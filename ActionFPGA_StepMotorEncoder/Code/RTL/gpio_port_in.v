==> flow/design.v <==
module gpio_port_in 
#(
    parameter SYS_CLK_FREQ                      = 32'd50_000_000, 
    parameter GPIO_PORT_IN_MODE_REG_INIT_VAL    = 32'hffff_ffff, 
    parameter GPIO_PORT_IN_SAMPLE_REG_INIT_VAL  = 32'h0000_0000 
)
(
    input           sys_clk  ,       
    input           sys_rst_n,       
    input           write_single,    
    input [3:0]     write_addr,      
    input [31:0]    write_data,      
    output [((2*32)-1):0]   readable_reg_extern,     
    input[31:0] port_really_in                       
);
localparam REG_WRITE_ADDR_GPIO_PORT_IN_MODE = 4'h0;
reg [2:0]write_singal_reg;
reg[3:0] local_write_addr_reg;
reg[31:0] local_write_data_reg;
reg[31:0] local_port_mode_reg;
reg[31:0] local_port_state_reg;
assign readable_reg_extern = {local_port_state_reg,local_port_mode_reg};
always @(posedge sys_clk or negedge sys_rst_n) 
begin 
    if (1'b0 == sys_rst_n) 
    begin 
        write_singal_reg <= 3'b000;
        local_write_addr_reg <= 4'd0;
        local_write_data_reg <= 32'd0;
    end
    else 
    begin
        write_singal_reg <= {write_singal_reg[1:0],write_single};
        local_write_addr_reg <= write_addr;
        local_write_data_reg <= write_data;
    end
end
always @(posedge sys_clk or negedge sys_rst_n) 
begin 
    if (1'b0 == sys_rst_n) 
    begin 
        local_port_mode_reg <= GPIO_PORT_IN_MODE_REG_INIT_VAL;
    end
    else if(3'b011 == write_singal_reg) begin
        case(local_write_addr_reg)
            REG_WRITE_ADDR_GPIO_PORT_IN_MODE: begin
                local_port_mode_reg <= local_write_data_reg;
            end
            default : begin
            end
        endcase
    end
    else begin
    end
end
always @(posedge sys_clk or negedge sys_rst_n) 
begin 
    if (1'b0 == sys_rst_n) 
    begin 
        local_port_state_reg <= GPIO_PORT_IN_SAMPLE_REG_INIT_VAL;
    end
    else begin
        if(1'b1 == local_port_mode_reg[0]) begin
            local_port_state_reg[0] <= port_really_in[0];
        end
        else begin
            local_port_state_reg[0] <= ~(port_really_in[0]);
        end
        if(1'b1 == local_port_mode_reg[1]) begin
            local_port_state_reg[1] <= port_really_in[1];
        end
        else begin
            local_port_state_reg[1] <= ~(port_really_in[1]);
        end
        if(1'b1 == local_port_mode_reg[2]) begin
            local_port_state_reg[2] <= port_really_in[2];
        end
        else begin
            local_port_state_reg[2] <= ~(port_really_in[2]);
        end
        if(1'b1 == local_port_mode_reg[3]) begin
            local_port_state_reg[3] <= port_really_in[3];
        end
        else begin
            local_port_state_reg[3] <= ~(port_really_in[3]);
        end
        if(1'b1 == local_port_mode_reg[4]) begin
            local_port_state_reg[4] <= port_really_in[4];
        end
        else begin
            local_port_state_reg[4] <= ~(port_really_in[4]);
        end
        if(1'b1 == local_port_mode_reg[5]) begin
            local_port_state_reg[5] <= port_really_in[5];
        end
        else begin
            local_port_state_reg[5] <= ~(port_really_in[5]);
        end
        if(1'b1 == local_port_mode_reg[6]) begin
            local_port_state_reg[6] <= port_really_in[6];
        end
        else begin
            local_port_state_reg[6] <= ~(port_really_in[6]);
        end
        if(1'b1 == local_port_mode_reg[7]) begin
            local_port_state_reg[7] <= port_really_in[7];
        end
        else begin
            local_port_state_reg[7] <= ~(port_really_in[7]);
        end
        if(1'b1 == local_port_mode_reg[8]) begin
            local_port_state_reg[8] <= port_really_in[8];
        end
        else begin
            local_port_state_reg[8] <= ~(port_really_in[8]);
        end
        if(1'b1 == local_port_mode_reg[9]) begin
            local_port_state_reg[9] <= port_really_in[9];
        end
        else begin
            local_port_state_reg[9] <= ~(port_really_in[9]);
        end
        if(1'b1 == local_port_mode_reg[10]) begin
            local_port_state_reg[10] <= port_really_in[10];
        end
        else begin
            local_port_state_reg[10] <= ~(port_really_in[10]);
        end
        if(1'b1 == local_port_mode_reg[11]) begin
            local_port_state_reg[11] <= port_really_in[11];
        end
        else begin
            local_port_state_reg[11] <= ~(port_really_in[11]);
        end
        if(1'b1 == local_port_mode_reg[12]) begin
            local_port_state_reg[12] <= port_really_in[12];
        end
        else begin
            local_port_state_reg[12] <= ~(port_really_in[12]);
        end
        if(1'b1 == local_port_mode_reg[13]) begin
            local_port_state_reg[13] <= port_really_in[13];
        end
        else begin
            local_port_state_reg[13] <= ~(port_really_in[13]);
        end
        if(1'b1 == local_port_mode_reg[14]) begin
            local_port_state_reg[14] <= port_really_in[14];
        end
        else begin
            local_port_state_reg[14] <= ~(port_really_in[14]);
        end
        if(1'b1 == local_port_mode_reg[15]) begin
            local_port_state_reg[15] <= port_really_in[15];
        end
        else begin
            local_port_state_reg[15] <= ~(port_really_in[15]);
        end
        if(1'b1 == local_port_mode_reg[16]) begin
            local_port_state_reg[16] <= port_really_in[16];
        end
        else begin
            local_port_state_reg[16] <= ~(port_really_in[16]);
        end
        if(1'b1 == local_port_mode_reg[17]) begin
            local_port_state_reg[17] <= port_really_in[17];
        end
        else begin
            local_port_state_reg[17] <= ~(port_really_in[17]);
        end
        if(1'b1 == local_port_mode_reg[18]) begin
            local_port_state_reg[18] <= port_really_in[18];
        end
        else begin
            local_port_state_reg[18] <= ~(port_really_in[18]);
        end
        if(1'b1 == local_port_mode_reg[19]) begin
            local_port_state_reg[19] <= port_really_in[19];
        end
        else begin
            local_port_state_reg[19] <= ~(port_really_in[19]);
        end
        if(1'b1 == local_port_mode_reg[20]) begin
            local_port_state_reg[20] <= port_really_in[20];
        end
        else begin
            local_port_state_reg[20] <= ~(port_really_in[20]);
        end
        if(1'b1 == local_port_mode_reg[21]) begin
            local_port_state_reg[21] <= port_really_in[21];
        end
        else begin
            local_port_state_reg[21] <= ~(port_really_in[21]);
        end
        if(1'b1 == local_port_mode_reg[22]) begin
            local_port_state_reg[22] <= port_really_in[22];
        end
        else begin
            local_port_state_reg[22] <= ~(port_really_in[22]);
        end
        if(1'b1 == local_port_mode_reg[23]) begin
            local_port_state_reg[23] <= port_really_in[23];
        end
        else begin
            local_port_state_reg[23] <= ~(port_really_in[23]);
        end
        if(1'b1 == local_port_mode_reg[24]) begin
            local_port_state_reg[24] <= port_really_in[24];
        end
        else begin
            local_port_state_reg[24] <= ~(port_really_in[24]);
        end
        if(1'b1 == local_port_mode_reg[25]) begin
            local_port_state_reg[25] <= port_really_in[25];
        end
        else begin
            local_port_state_reg[25] <= ~(port_really_in[25]);
        end
        if(1'b1 == local_port_mode_reg[26]) begin
            local_port_state_reg[26] <= port_really_in[26];
        end
        else begin
            local_port_state_reg[26] <= ~(port_really_in[26]);
        end
        if(1'b1 == local_port_mode_reg[27]) begin
            local_port_state_reg[27] <= port_really_in[27];
        end
        else begin
            local_port_state_reg[27] <= ~(port_really_in[27]);
        end
        if(1'b1 == local_port_mode_reg[28]) begin
            local_port_state_reg[28] <= port_really_in[28];
        end
        else begin
            local_port_state_reg[28] <= ~(port_really_in[28]);
        end
        if(1'b1 == local_port_mode_reg[29]) begin
            local_port_state_reg[29] <= port_really_in[29];
        end
        else begin
            local_port_state_reg[29] <= ~(port_really_in[29]);
        end
        if(1'b1 == local_port_mode_reg[30]) begin
            local_port_state_reg[30] <= port_really_in[30];
        end
        else begin
            local_port_state_reg[30] <= ~(port_really_in[30]);
        end
        if(1'b1 == local_port_mode_reg[31]) begin
            local_port_state_reg[31] <= port_really_in[31];
        end
        else begin
            local_port_state_reg[31] <= ~(port_really_in[31]);
        end
    end
end
endmodule
# --- Tool chain data of gpio_port_in ---
# The steps from the RTL of gpio_port_in to its reports follow in flow order.
# Lines are those of the file above, counted from 1.
# Cell names lack the library's common part.
design:
  design: "gpio_port_in"
  clock_port: "sys_clk"
  library: "sky130hd"
  pvt_corner: "tt_025C_1v80"

# --- Elaborated design ---
# Counts by Yosys on the flattened word-level netlist (proc, flatten, opt, wreduce; memories kept). Register bits leave out memories and registers merged into their read ports (data or address); mux counts leave out enables and synchronous resets folded into registers. Print and check cells are left out. Cells with the same type and inputs are merged into one.
op_classes:
  eq_ne: 1
  mux: 32
  logic: 32
  n_reduce_logical: 2
ops:
  columns: ["op", "count"]
  rows:
  - ["NOT 1 bit", 32]
  - ["2-to-1 mux 1 bit", 32]
  - ["logical NOT 4 bit", 1]
  - ["== test 2 x 3 -> 1 bit (first input constant)", 1]
  - ["AND reduction 2 bit", 1]
word_totals:
  register_bits: 103
  in_bits: 71
  output_inout_bits: 64
  elab_cells: 72

# --- Depth ---
# Depth = most cells in a row (Yosys ltp): at word level without a register or memory, in the mapped netlist without a sequential cell, where the memories' decode and read muxes count.
depth:
  word_depth: 2
  ABC_AREA: 0
  ltp_mapped: 4
  depth_no_buf: 3

# --- Mapped cells and area ---
# The flow's flattened synthesis, as Yosys stat reports it; memories are mapped. The netlist is that of the ABC_AREA named above (0 if unset); the other value can give another one.
synth_totals:
  stdcells: 173
  synth_area_um2: 3323.2
  seq_area_um2: 2617.5
  flip_flops: 103
types:
  columns: ["cell_type", "count"]
  rows:
  - ["dfrtp_1", 71]
  - ["dfstp_2", 32]
  - ["mux2_2", 30]
  - ["xnor2_1", 32]
  - ["buf_6", 3]
  - ["mux2_1", 2]
  - ["nor3_4", 1]
  - ["or4_4", 1]
  - ["nand2_1", 1]

# --- Timing after synthesis ---
# Source: OpenSTA report_checks on the synthesized netlist (no wires, ideal clock, input and output delay 20% of the period each), path of least setup slack; recovery checks are left aside. Register names are those of the netlist, which keeps one name where synthesis merged equal registers.
synth_timing:
  path_kind: "flip-flop to flip-flop"
  start: "reg local_write_addr_reg[0]"
  end: "reg local_port_mode_reg[10]"
  clock_period_ns: 1.83
  launch_ns: 0.000
  arrival_time_ns: 1.663
  required_time_ns: 1.748
  setup_slack_ns: 0.085
  path_delay_ns: 1.745
  path_stages: 5
  synth_period_reached_ns: 1.745
# "path_delay_ns" is the arrival time less input delay plus setup time.
# "path_stages": output pins that drive a net of the path, with the launching flip-flop's if there is one; two outputs of one cell count as two.
# "synth_period_reached_ns" is the clock period less the worst setup slack; recovery checks do not enter. This is arithmetic on one report: input and output delays are still those of the set period (20% each).
# Between the ends stands the longest chain of elaborated cells between them, by number of cells; it is not shown to be the way that was timed. Of several equally long chains one is given.
# A line is the first line of the expression or statement that the cell stems from. Yosys adds cells for indexed reads and writes and turns some case tables into memories.
synth_between:
  path_cell_list: "dfrtp_1 > or4_4 > nor3_4 > buf_6 > mux2_2"
  elab_chain_cells: 2
  cone_cells: 2
  lines_between: 1
  cone_classes: "2 x reduce/logical"
synth_rtl:
  columns: ["element", "line", "source"]
  rows:
  - ["start: declaration", 18, "reg[3:0] local_write_addr_reg;"]
  - ["start: assignment", 28, "local_write_addr_reg <= 4'd0;"]
  - ["start: assignment", 34, "local_write_addr_reg <= write_addr;"]
  - ["logical NOT 4 bit", 45, "case(local_write_addr_reg)"]
  - ["AND reduction 2 bit", null, null]
  - ["end: assignment", 42, "local_port_mode_reg <= GPIO_PORT_IN_MODE_REG_INIT_VAL;"]
  - ["end: assignment", 47, "local_port_mode_reg <= local_write_data_reg;"]
  - ["end: declaration", 20, "reg[31:0] local_port_mode_reg;"]

# --- Path in the finished layout ---
# Path of least setup slack in the final report of run 1 (OpenROAD, finished layout, wires in). Where an end is a register, its clock arrival counts in the times.
layout_timing:
  path_kind: "flip-flop to output port"
  start: "reg local_port_mode_reg[7]"
  end: "out readable_reg_extern[7]"
  clock_period_ns: 2.73
  output_delay_ns: 0.55
  launch_ns: 0.36
  arrival_time_ns: 1.52
  required_time_ns: 2.18
  setup_slack_ns: 0.66
  path_stages: 2
layout_between:
  path_cell_list: "dfstp_2 > clkdlybuf4s50_1"
  elab_chain_cells: 0
  cone_cells: 0
  lines_between: 0
layout_rtl:
  columns: ["element", "line", "source"]
  rows:
  - ["start: declaration", 20, "reg[31:0] local_port_mode_reg;"]
  - ["start: assignment", 42, "local_port_mode_reg <= GPIO_PORT_IN_MODE_REG_INIT_VAL;"]
  - ["start: assignment", 47, "local_port_mode_reg <= local_write_data_reg;"]
  - ["end: declaration", 13, "output [((2*32)-1):0]   readable_reg_extern,"]

# Top module gpio_port_in; platform sky130hd; tools Yosys and OpenROAD; 2 stored runs in no particular order. Input and output delays are each 20% of the period that was set; the output load is 0.01 pF.
# By "timing.achieved_period_ns" is meant the clock period of the run minus its worst setup slack. This is arithmetic on one report: input and output delays are still those of the set period (20% each).
# "worst_path_time_ns" is the time allowed to the run's worst setup path (the clock period less input and output delay, where it has them) less its slack. Clock arrival times count: a late capture clock shortens it, a late launch clock lengthens it.
# By "power_total_w" is meant OpenSTA's value without simulated activity: inputs other than the clock are taken to toggle once in ten clock periods, and the tool carries that through the logic.
runs:
  - name: "run 1"
    settings:
      period_ns: 2.73
      CORE_UTILIZATION: 61
      SETUP_SLACK_MARGIN: -0.15
      PLACE_DENSITY_LB_ADDON: 0.29
      GPL_ROUTABILITY_DRIVEN: 0
      CAP_MARGIN: 5
      CORE_MARGIN: 2
      SLEW_MARGIN: 20
    results:
      fin_tns_ns: 0.000
      worst_path_time_ns: 1.52
      worst_path_kind: "flip-flop to output port"
      cell_area_final_um2: 4932.2
      setup_ws_ns: 0.662
      synthesis_area_um2: 3323.2
      util_pct: 95.4
      final_die_area_um2: 6054.4
      power_total_w: 0.003418
      timing.achieved_period_ns: 2.068
  - name: "run 2"
    settings:
      period_ns: 2.91
      CAP_MARGIN: 20
      CORE_MARGIN: 2
      CORE_UTILIZATION: 40
      SLEW_MARGIN: 20
    results:
      fin_tns_ns: 0.000
      worst_path_time_ns: 2.08
      worst_path_kind: "flip-flop to flip-flop"
      cell_area_final_um2: 4962.3
      setup_ws_ns: 0.831
      synthesis_area_um2: 3323.2
      util_pct: 61.0
      final_die_area_um2: 9053.5
      power_total_w: 0.003086
      timing.achieved_period_ns: 2.079
